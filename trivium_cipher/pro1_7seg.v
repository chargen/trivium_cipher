==> flow/design.v <==
`timescale 1ns / 1ps
module pro1_7seg(
    input clk,
    input rst,
	 input [15:0]  show,
    output reg [6:0] seg ,
    output reg [3:0] an
    );
parameter [6:0] dig0 = 7'b1000000;
parameter [6:0] dig1 = 7'b1111001;
parameter [6:0] dig2 = 7'b0100100;
parameter [6:0] dig3 = 7'b0110000;
parameter [6:0] dig4 = 7'b0011001;
parameter [6:0] dig5 = 7'b0010010;
parameter [6:0] dig6 = 7'b0000010;
parameter [6:0] dig7 = 7'b1111000;
parameter [6:0] dig8 = 7'b0000000;
parameter [6:0] dig9 = 7'b0010000;
parameter [6:0] diga = 7'b0001000;
parameter [6:0] digb = 7'b0000011;
parameter [6:0] digc = 7'b1000110;
parameter [6:0] digd = 7'b0100001;
parameter [6:0] dige = 7'b0000110;
parameter [6:0] digf = 7'b0001110;
parameter [6:0] dignone = 7'b1111111;
reg[6:0] segtemp;
reg[3:0] antemp;
wire [3:0] seg0,seg1,seg2,seg3;
reg[16:0] cnt = 0;
assign seg0 = show[15:12];
assign seg1 = show[11:8];
assign seg2 = show[7:4];
assign seg3 = show[3:0];
always@(posedge clk)
begin
	if(rst)
	begin
		antemp<=4'b1111;
		cnt<=0;
	end
	else
	begin
		if(cnt==10000)
		begin
			antemp<=4'b0111;
			cnt<=cnt+1;
		end
		else if(cnt==20000)
		begin
			antemp<=4'b1011;
			cnt<=cnt+1;
		end
		else if(cnt==30000)
		begin
			antemp<=4'b1101;
			cnt<=cnt+1;
		end
		else if(cnt==40000)
		begin
			antemp<=4'b1110;
			cnt<=0;
		end
		else cnt<=cnt+1;
	end
end
always@(posedge clk)
begin
	if(rst) segtemp<=dignone;
	else
	begin
	case(antemp)
			4'b0111: case(seg0)
							0:	segtemp<=dig0;
							1:	segtemp<=dig1;
							2:	segtemp<=dig2;
							3:	segtemp<=dig3;
							4:	segtemp<=dig4;
							5:	segtemp<=dig5;
							6:	segtemp<=dig6;
							7:	segtemp<=dig7;
							8:	segtemp<=dig8;
							9:	segtemp<=dig9;
							10: segtemp<=diga;
							11: segtemp<=digb;
							12: segtemp<=digc;
							13: segtemp<=digd;
							14: segtemp<=dige;
							15: segtemp<=digf;
							default: segtemp<=dignone;
						endcase
			4'b1011: case(seg1)
							0:	segtemp<=dig0;
							1:	segtemp<=dig1;
							2:	segtemp<=dig2;
							3:	segtemp<=dig3;
							4:	segtemp<=dig4;
							5:	segtemp<=dig5;
							6:	segtemp<=dig6;
							7:	segtemp<=dig7;
							8:	segtemp<=dig8;
							9:	segtemp<=dig9;
							10: segtemp<=diga;
							11: segtemp<=digb;
							12: segtemp<=digc;
							13: segtemp<=digd;
							14: segtemp<=dige;
							15: segtemp<=digf;
							default: segtemp<=dignone;
						endcase
			4'b1101: case(seg2)
							0:	segtemp<=dig0;
							1:	segtemp<=dig1;
							2:	segtemp<=dig2;
							3:	segtemp<=dig3;
							4:	segtemp<=dig4;
							5:	segtemp<=dig5;
							6:	segtemp<=dig6;
							7:	segtemp<=dig7;
							8:	segtemp<=dig8;
							9:	segtemp<=dig9;
							10: segtemp<=diga;
							11: segtemp<=digb;
							12: segtemp<=digc;
							13: segtemp<=digd;
							14: segtemp<=dige;
							15: segtemp<=digf;
							default: segtemp<=dignone;
						endcase
			4'b1110: case(seg3)
							0:	segtemp<=dig0;
							1:	segtemp<=dig1;
							2:	segtemp<=dig2;
							3:	segtemp<=dig3;
							4:	segtemp<=dig4;
							5:	segtemp<=dig5;
							6:	segtemp<=dig6;
							7:	segtemp<=dig7;
							8:	segtemp<=dig8;
							9:	segtemp<=dig9;
							10: segtemp<=diga;
							11: segtemp<=digb;
							12: segtemp<=digc;
							13: segtemp<=digd;
							14: segtemp<=dige;
							15: segtemp<=digf;
							default: segtemp<=dignone;
						endcase
			default: segtemp<=dignone;
		endcase
		end
end
always@(*)
begin
	seg=segtemp;
	an=antemp;
end
endmodule
# Step by step through the tools: pro1_7seg
# Tool output for the design above, in the order of the flow.
# Lines are those of the file above, counted from 1.
# Not given: -
# inputs
top_module,pro1_7seg
clk_port,clk
lib,sky130hd
pvt_corner,tt_025C_1v80

# Word level
# Yosys after proc, flatten, opt, wreduce and memory -nomap, before mapping. Memory bits, and registers merged into a memory's read port (data or address), are not among the register bits. Print and check cells are not counted. Equal cells are merged and count once.
# Memory sizes are those after Yosys's memory passes, which may raise the word count (mostly to a power of two), join words into wider ones and drop unused or constant bits.
# bits
romBits,448
word_cells,34
reg_bits,28
n_memories,4
in_bits,18
# memory_table
memory,size,width,read_ports,wr,line,text
(no name shown),16,7,1,0,72,4'b0111: case(seg0)
(no name shown),16,7,1,0,91,4'b1011: case(seg1)
(no name shown),16,7,1,0,110,4'b1101: case(seg2)
(no name shown),16,7,1,0,129,4'b1110: case(seg3)
# classes
n_addsub,1
mux,9
equal,8
reduce_logical,6
# op_table
cell,count
two-way mux 17 bit,4
equality test 17 x 15 -> 1 bit with constant B,2
case mux 7 bit (select 4 bit),1
adder 17 x 1 -> 17 bit with constant B,1
equality test 17 x 14 -> 1 bit with constant B,1
equality test 17 x 16 -> 1 bit with constant B,1
two-way mux 4 bit,4
equality test 4 bit with constant B,3
equality test 4 x 3 -> 1 bit with constant B,1
nonzero test 4 bit,1
OR reduction 4 bit,1
nonzero test 3 bit,1
OR reduction 3 bit,1
nonzero test 2 bit,1
OR reduction 2 bit,1

# Longest topological paths
# Yosys ltp: most cells in a row. Word level: on the elaborated netlist, between registers, memories and ports. Mapped: between sequential cells and ports; inverters and the memories' decode and read muxes count.
# logic_depth
depth_word,5
ABC_AREA,0
ltp_mapped,8
depth_no_buf,6

# Netlist
# The flow's flattened synthesis, as Yosys stat reports it; memories are mapped. The netlist is that of the ABC_AREA named above (0 if unset); the other value can give another one.
# Totals and module areas in this step are rounded.
# by_type
type,count
sky130_fd_sc_hd__dfxtp_1,28
sky130_fd_sc_hd__ha_1,30
sky130_fd_sc_hd__nor2_1,26
sky130_fd_sc_hd__xnor2_1,11
sky130_fd_sc_hd__mux2i_1,9
sky130_fd_sc_hd__mux4_2,4
sky130_fd_sc_hd__inv_1,23
sky130_fd_sc_hd__mux2_2,6
sky130_fd_sc_hd__a21oi_1,13
sky130_fd_sc_hd__a22oi_1,8
sky130_fd_sc_hd__nand2b_1,9
sky130_fd_sc_hd__nand4b_1,6
sky130_fd_sc_hd__nor3_1,10
sky130_fd_sc_hd__nand4_1,7
sky130_fd_sc_hd__o2111ai_1,5
sky130_fd_sc_hd__a211o_1,4
sky130_fd_sc_hd__o21ai_0,7
sky130_fd_sc_hd__nand2_1,9
# Other cell types: 41; their cells: 70.
# synth_totals
stdcells,285
buf_cells,13
ffs,28
synth_area_um2,2450
seq_area_um2,561

# Worst setup path after synthesis
# OpenSTA on the mapped netlist: ideal clock, no wires. The path of least setup slack (recovery checks aside). Input and output delay are each 20% of the period. Register names are those of the netlist, which keeps one name where synthesis merged equal registers.
# synth_timing
path_type,flip-flop to flip-flop
startpoint,register cnt[0]
endpoint,register cnt[10]
t_arrival_ns,1.695
stages,9
path_buffers,2
setup_ns,0.115
setup_slack_ns,0.761
period_ns,2.57
path_delay_ns,1.810
required_time_ns,2.455
t_first_pin_ns,0.000
period_less_setup_slack_ns,1.809
# "path_delay_ns" is the arrival time less input delay plus setup time.
# "stages" counts driving pins, that of a launching flip-flop among them; a cell with two outputs on the path counts twice.
# "period_less_setup_slack_ns" is the clock period less the worst setup slack; recovery checks do not enter. This is arithmetic on one report: input and output delays are still those of the set period (20% each).
# Between the ends stands the longest chain of elaborated cells between them, by number of cells; it is not shown to be the way that was timed. Of several equally long chains one is given.
# A line is the first line of the expression or statement that the cell stems from. Yosys adds cells for indexed reads and writes and turns some case tables into memories.
# At most two assigning lines are given for a register; there are more.
# synth_between
path_cell_list,sky130_fd_sc_hd__dfxtp_1 -> sky130_fd_sc_hd__inv_1 -> sky130_fd_sc_hd__ha_1 -> sky130_fd_sc_hd__or4b_4 -> sky130_fd_sc_hd__and4bb_1 -> sky130_fd_sc_hd__a21o_1 -> sky130_fd_sc_hd__buf_4 -> sky130_fd_sc_hd__buf_6 -> sky130_fd_sc_hd__nor2_1
elab_chain_cells,5
cells_between,9
classes_between,add/sub: 1; eq/ne: 4; mux: 4
# synth_lines
element,line,text
start: declaration,29,reg[16:0] cnt = 0;
start: assignment,46,cnt<=cnt+1;
start: assignment,51,cnt<=cnt+1;
adder 17 x 1 -> 17 bit,63,else cnt<=cnt+1;
two-way mux 17 bit,58,else if(cnt==40000)
two-way mux 17 bit,53,else if(cnt==30000)
two-way mux 17 bit,48,else if(cnt==20000)
two-way mux 17 bit,43,if(cnt==10000)
end: assignment,46,
end: assignment,51,
end: declaration,29,

# Path in the finished layout
# From the final timing report of job 2: the path of least setup slack in the routed layout; clock arrival at registers is part of the times.
# layout_timing
path_type,input port to flip-flop
startpoint,input show[8]
endpoint,register segtemp[3]
t_arrival_ns,2.17
setup_ns,0.14
setup_slack_ns,0.23
t_first_pin_ns,0.46
in_delay_ns,0.46
required_time_ns,2.40
stages,7
path_buffers,1
period_ns,2.28
# Between the ends stands the longest chain of elaborated cells between them, by number of cells; it is not shown to be the way that was timed. Of several equally long chains one is given.
# A memory read counts as a cell of the chain, while the word-level depth stops at memories.
# At most two assigning lines are given for a register; there are more.
# layout_between
path_cell_list,sky130_fd_sc_hd__clkdlybuf4s50_1 -> sky130_fd_sc_hd__inv_1 -> sky130_fd_sc_hd__ha_1 -> sky130_fd_sc_hd__inv_1 -> sky130_fd_sc_hd__mux4_2 -> sky130_fd_sc_hd__a22oi_1 -> sky130_fd_sc_hd__nand4_1
elab_chain_cells,2
cells_between,2
classes_between,mux: 1; memory: 1
# layout_lines
element,line,text
start: declaration,5,"input [15:0] show,"
memory read (16 x 7 bit),91,4'b1011: case(seg1)
case mux 7 bit (select 4 bit),71,case(antemp)
end: assignment,68,if(rst) segtemp<=dignone;
end: assignment,73,0: segtemp<=dig0;
end: declaration,26,reg[6:0] segtemp;

# Top module pro1_7seg; platform sky130hd; tools Yosys and OpenROAD; 2 stored runs in no particular order. Input and output delays are each 20% of the period that was set; the output load is 0.01 pF.
# "worst_path_time_ns" is the time allowed to the run's worst setup path (the clock period less input and output delay, where it has them) less its slack. Clock arrival times count: a late capture clock shortens it, a late launch clock lengthens it.
# "fin_power_mw" is the tool's figure for a default switching activity; nothing was simulated.
# Values from the reports are rounded here.
# Among the settings, - means not set for that run.
# Results: - = not shown.
item,job 1,job 2
period_ns,2.68,2.28
CORE_UTILIZATION,47,40
PLACE_DENSITY,0.79,-
HOLD_SLACK_MARGIN,0.05,-
CORE_ASPECT_RATIO,0.96,-
CORE_MARGIN,6,2
CELL_PAD_IN_SITES_GLOBAL_PLACEMENT,3,-
CELL_PAD_IN_SITES_DETAIL_PLACEMENT,1,-
ABC_AREA,1,-
GPL_TIMING_DRIVEN,1,-
CTS_CLUSTER_DIAMETER,368,-
CAP_MARGIN,5,20
MAX_ROUTING_LAYER,met4,-
SLEW_MARGIN,20,20
worst_path_time_ns,-,1.59
worst_path_kind,-,input port to flip-flop
tns_setup_ns,-,0.000
hold_ws_ns,-,0.489
setup_worst_slack_ns,-,0.230
yosys.chip_area_um2,-,2450
finalUtil_pct,-,50.3
fin_power_mw,-,1.05
design_die_area_um2,-,6770
# Job 1: incomplete, placement halted on GPL-0301
